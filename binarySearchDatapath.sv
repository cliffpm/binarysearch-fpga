==> flow/design.v <==
module binarySearchDatapath (input logic clk, init, incr_left, decr_right, calc_mid,
									  output logic  L_LTorEQ_R, equalA, curr_LT_A,
									  input logic  [7:0] A,
									  output logic [4:0] loc,
									  input logic  [7:0] curr);
	logic  [4:0] L, R;
	logic [7:0] copyA;
	assign L_LTorEQ_R = (L <= R);
	assign equalA = (curr == copyA);
	assign curr_LT_A = (curr < copyA);
	always_ff @(posedge clk) begin 
		if (init) begin 
			L <= 0; 
			R <= 31;
			copyA <= A;
			loc <= (L+R)/2;
		end 
		if (incr_left)
			L <= loc + 1;
		if (decr_right)
			R <= loc - 1;
		if (calc_mid)
			loc <= (L+R)/2;
	end  
endmodule  
---- Reports on binarySearchDatapath ----
The steps from the RTL of binarySearchDatapath to its reports follow in flow order.
Line numbers count from 1 in the design file above.
Operators: Yosys type, input widths -> output width; for muxes data width and select width s.
Library cell names are shortened.
Not given: n/a
inputs
  top module .............................. binarySearchDatapath
  clock port .............................. clk
  library ................................. sky130hd
  timing corner ........................... tt_025C_1v80

---- Elaborated design ----
Source: Yosys, flattened and elaborated, memories not mapped. Widths are those after wreduce. Registers that Yosys merges into a memory's read port (data or address) are not register bits. Print and check cells do not count. Equal cells are merged and count once.
cells by class
  add/sub/neg operators ................... 3
  $lt $le $gt $ge ......................... 2
  equal/unequal tests ..................... 1
  mux-type cells .......................... 6
  reduce/logical cells .................... 3
operators with widths
  operator             number
  $mux 5               6
  $lt 8x8->1           1
  $eq 8x8->1           1
  $reduce_bool 2->1    3
  $add 5x5->6          1
  $add 5x1->5 const B  1
  $sub 5x1->5 const B  1
  $le 5x5->1           1
bit counts
  bits in registers ....................... 23
  input port bits ......................... 21
  output and inout port bits .............. 8
  word-level cells ........................ 19

---- Depth ----
Longest topological path by Yosys (ltp), each cell counted once; first at word level (registers and memories cut), then after technology mapping (sequential cells cut; the memories' decode and read muxes count).
depth
  word-level depth ........................ 3
  ABC_AREA ................................ 0
  depth in mapped cells ................... 6
  depth with buffers taken out ............ 6

---- Synthesis result ----
The flow's flattened synthesis, as Yosys stat reports it; memories are mapped. The netlist is that of the ABC_AREA named above (0 if unset); the other value can give another one.
mapped netlist
  mapped cells ............................ 113
  synthesis area .......................... 1362.6 sq um
  flip-flop cells ......................... 23
  buffers ................................. 1
cell types
  cell type  number  area in all (sq um)
  edfxtp_1   23      690.662
  ha_1       20      250.24
  inv_1      19      71.318
  xnor2_1    7       61.309
  a21oi_1    6       30.029
  and2_1     4       25.024
  nand2_1    6       22.522
  fa_1       1       20.019
  nand3_1    4       20.019
  nand4_1    3       18.768
  or2_2      3       18.768
  a21oi_2    2       17.517
  xor2_1     2       17.517
  a211oi_2   1       12.512
  nor2b_1    2       12.512
  nor3b_2    1       12.512
  nor3_2     1       10.01
  o32ai_1    1       8.758
Other cell types: 6; their cells: 7.

---- Timing after synthesis ----
OpenSTA on the mapped netlist: ideal clock, no wires. The path of least setup slack (recovery checks aside). Input and output delay are each 20% of the period. Register names are those of the netlist, which keeps one name where synthesis merged equal registers.
timing path post-synthesis
  kind .................................... register -> output
  from .................................... register L[3]
  to ...................................... output port L_LTorEQ_R
  period .................................. 1770 ps
  output delay ............................ 354 ps
  time at the first pin ................... 0 ps
  arrival ................................. 1360 ps
  data required time ...................... 1416 ps
  setup slack ............................. 56 ps
  path delay .............................. 1360 ps
  stages .................................. 5
  period reached after synthesis .......... 1714 ps
"path delay" = arrival - input delay + setup time.
A path that ends at an output port has no setup time.
"stages": output pins that drive a net of the path, with the launching flip-flop's if there is one; two outputs of one cell count as two.
"period reached after synthesis" = period - worst setup slack (recovery checks aside). The figure is calculated, with input and output delays left at 20% of the set period.
Between the ends stands the longest chain of elaborated cells between them, by number of cells; it is not shown to be the way that was timed. Of several equally long chains one is given.
A line is the first line of the expression or statement that the cell stems from. Yosys adds cells for indexed reads and writes and turns some case tables into memories.
between the ends, post-synthesis
  path through ............................ edfxtp_1 > ha_1 > a21oi_2 > a21oi_1 > o32ai_1
  cells in the longest elaborated chain ... 1
  elaborated cells between the ends (all ways) .. 1
  those cells by class .................... 1 x compare
RTL lines, path post-synthesis
  item             line  source
  start, declared  6     logic [4:0] L, R;
  start, assigned  13    L <= 0;
  start, assigned  19    L <= loc + 1;
  $le 5x5->1       8     assign L_LTorEQ_R = (L <= R);
  end, declared    2     output logic L_LTorEQ_R, equalA, curr_LT_A,

---- Worst path after layout ----
From the final timing report of run A: the path of least setup slack in the routed layout; clock arrival at registers is part of the times.
The path's times are printed in steps of 10 ps; the period is the one set.
timing path post-layout
  kind .................................... input -> output
  from .................................... input port curr[3]
  to ...................................... output port curr_LT_A
  period .................................. 1760 ps
  external input delay .................... 350 ps
  output delay ............................ 350 ps
  time at the first pin ................... 350 ps
  arrival ................................. 1620 ps
  data required time ...................... 1410 ps
  setup slack ............................. -210 ps
  stages .................................. 6
Between the ends stands the longest chain of elaborated cells between them, by number of cells; it is not shown to be the way that was timed. Of several equally long chains one is given.
between the ends, post-layout
  path through ............................ clkdlybuf4s50_1 > ha_1 > a21oi_2 > a21oi_2 > a211oi_2 > buf_2
  cells in the longest elaborated chain ... 1
  elaborated cells between the ends (all ways) .. 1
  those cells by class .................... 1 x compare
RTL lines, path post-layout
  item             line  source
  start, declared  5     input logic [7:0] curr);
  $lt 8x8->1       10    assign curr_LT_A = (curr < copyA);
  end, declared    2     output logic L_LTorEQ_R, equalA, curr_LT_A,

Add stored flow runs of binarySearchDatapath

Below are 2 stored runs of the flow (Yosys, OpenROAD; platform sky130hd) on binarySearchDatapath, each with its settings and what was measured, unordered. Constraints: input delay and output delay 20% of the set period each, output load 0.01 pF.
"clock period reached" is the run's clock period less its worst setup slack. It is reckoned from that one timing run; input and output delays stay at 20% of the period that was set.
"time used up by the worst setup path" = time allowed to the worst setup path (clock period - input delay - output delay, where it has them) - its slack; a late launch clock adds to it, a late capture clock takes from it.
"power" rests on the timing tool's default activity at the inputs, not on a simulated workload.
"time used up by the worst setup path" is given in steps of 10 ps.

======== run A ========
==> flow/run.sh <==
#!/bin/bash
# the make line also repeats the synthesis and layout settings of config.mk as NAME=value (left out here)
make -C /OpenROAD-flow-scripts/flow DESIGN_CONFIG=/design/flow/config.mk WORK_HOME=/design/flow/orfs CLKGATE_MAP_FILE= finish
==> flow/config.mk <==
export PLATFORM = sky130hd
export DESIGN_NAME = binarySearchDatapath
export DESIGN_NICKNAME = binarySearchDatapath
export VERILOG_FILES = /design/flow/design.v
export SDC_FILE = /design/flow/constraint.sdc
export NUM_CORES = 4
export LEC_CHECK = 0
export CAP_MARGIN = 20
export CELL_PAD_IN_SITES_GLOBAL_PLACEMENT = 2
export CORE_ASPECT_RATIO = 0.65
export CORE_MARGIN = 2
export CORE_UTILIZATION = 30
export CTS_CLUSTER_DIAMETER = 166
export MAX_ROUTING_LAYER = met5
export MIN_ROUTING_LAYER = met2
export PLACE_DENSITY = 0.59
export SETUP_SLACK_MARGIN = -0.16
export SLEW_MARGIN = 5
==> flow/constraint.sdc <==
create_clock -name core_clock -period 1.76 [get_ports {clk}]
set_input_delay 0.3520 -clock core_clock [delete_from_list [all_inputs] [get_ports {clk}]]
set_output_delay 0.3520 -clock core_clock [all_outputs]
set_load 0.01 [all_outputs]

-------- measured, run A --------
  chip area in the Yosys report ........... 1362.6 sq um
  area of the die ......................... 5109.6 sq um
  standard-cell area after layout ......... 2025.7 sq um
  final design utilization ................ 47.1 %
  worst setup slack after layout .......... -212 ps
  sum of negative setup slack ............. -455 ps
  post-route worst hold slack ............. 630 ps
  power ................................... 2.935 mW
  clock period reached .................... 1972 ps
  time used up by the worst setup path .... 1270 ps
  class of the worst setup path ........... input -> output

======== run B ========
==> flow/run.sh <==
#!/bin/bash
# the make line also repeats the synthesis and layout settings of config.mk as NAME=value (left out here)
make -C /OpenROAD-flow-scripts/flow DESIGN_CONFIG=/design/flow/config.mk WORK_HOME=/design/flow/orfs CLKGATE_MAP_FILE= finish
==> flow/config.mk <==
export PLATFORM = sky130hd
export DESIGN_NAME = binarySearchDatapath
export DESIGN_NICKNAME = binarySearchDatapath
export VERILOG_FILES = /design/flow/design.v
export SDC_FILE = /design/flow/constraint.sdc
export NUM_CORES = 4
export LEC_CHECK = 0
export CAP_MARGIN = 30
export CELL_PAD_IN_SITES_DETAIL_PLACEMENT = 1
export CELL_PAD_IN_SITES_GLOBAL_PLACEMENT = 0
export CORE_MARGIN = 7
export CORE_UTILIZATION = 59
export GPL_ROUTABILITY_DRIVEN = 0
export MIN_ROUTING_LAYER = met1
export SETUP_SLACK_MARGIN = 0.0
export SLEW_MARGIN = 35
==> flow/constraint.sdc <==
create_clock -name core_clock -period 1.45 [get_ports {clk}]
set_input_delay 0.2900 -clock core_clock [delete_from_list [all_inputs] [get_ports {clk}]]
set_output_delay 0.2900 -clock core_clock [all_outputs]
set_load 0.01 [all_outputs]

-------- run B --------
  unfinished; error DPL-0033 in placement
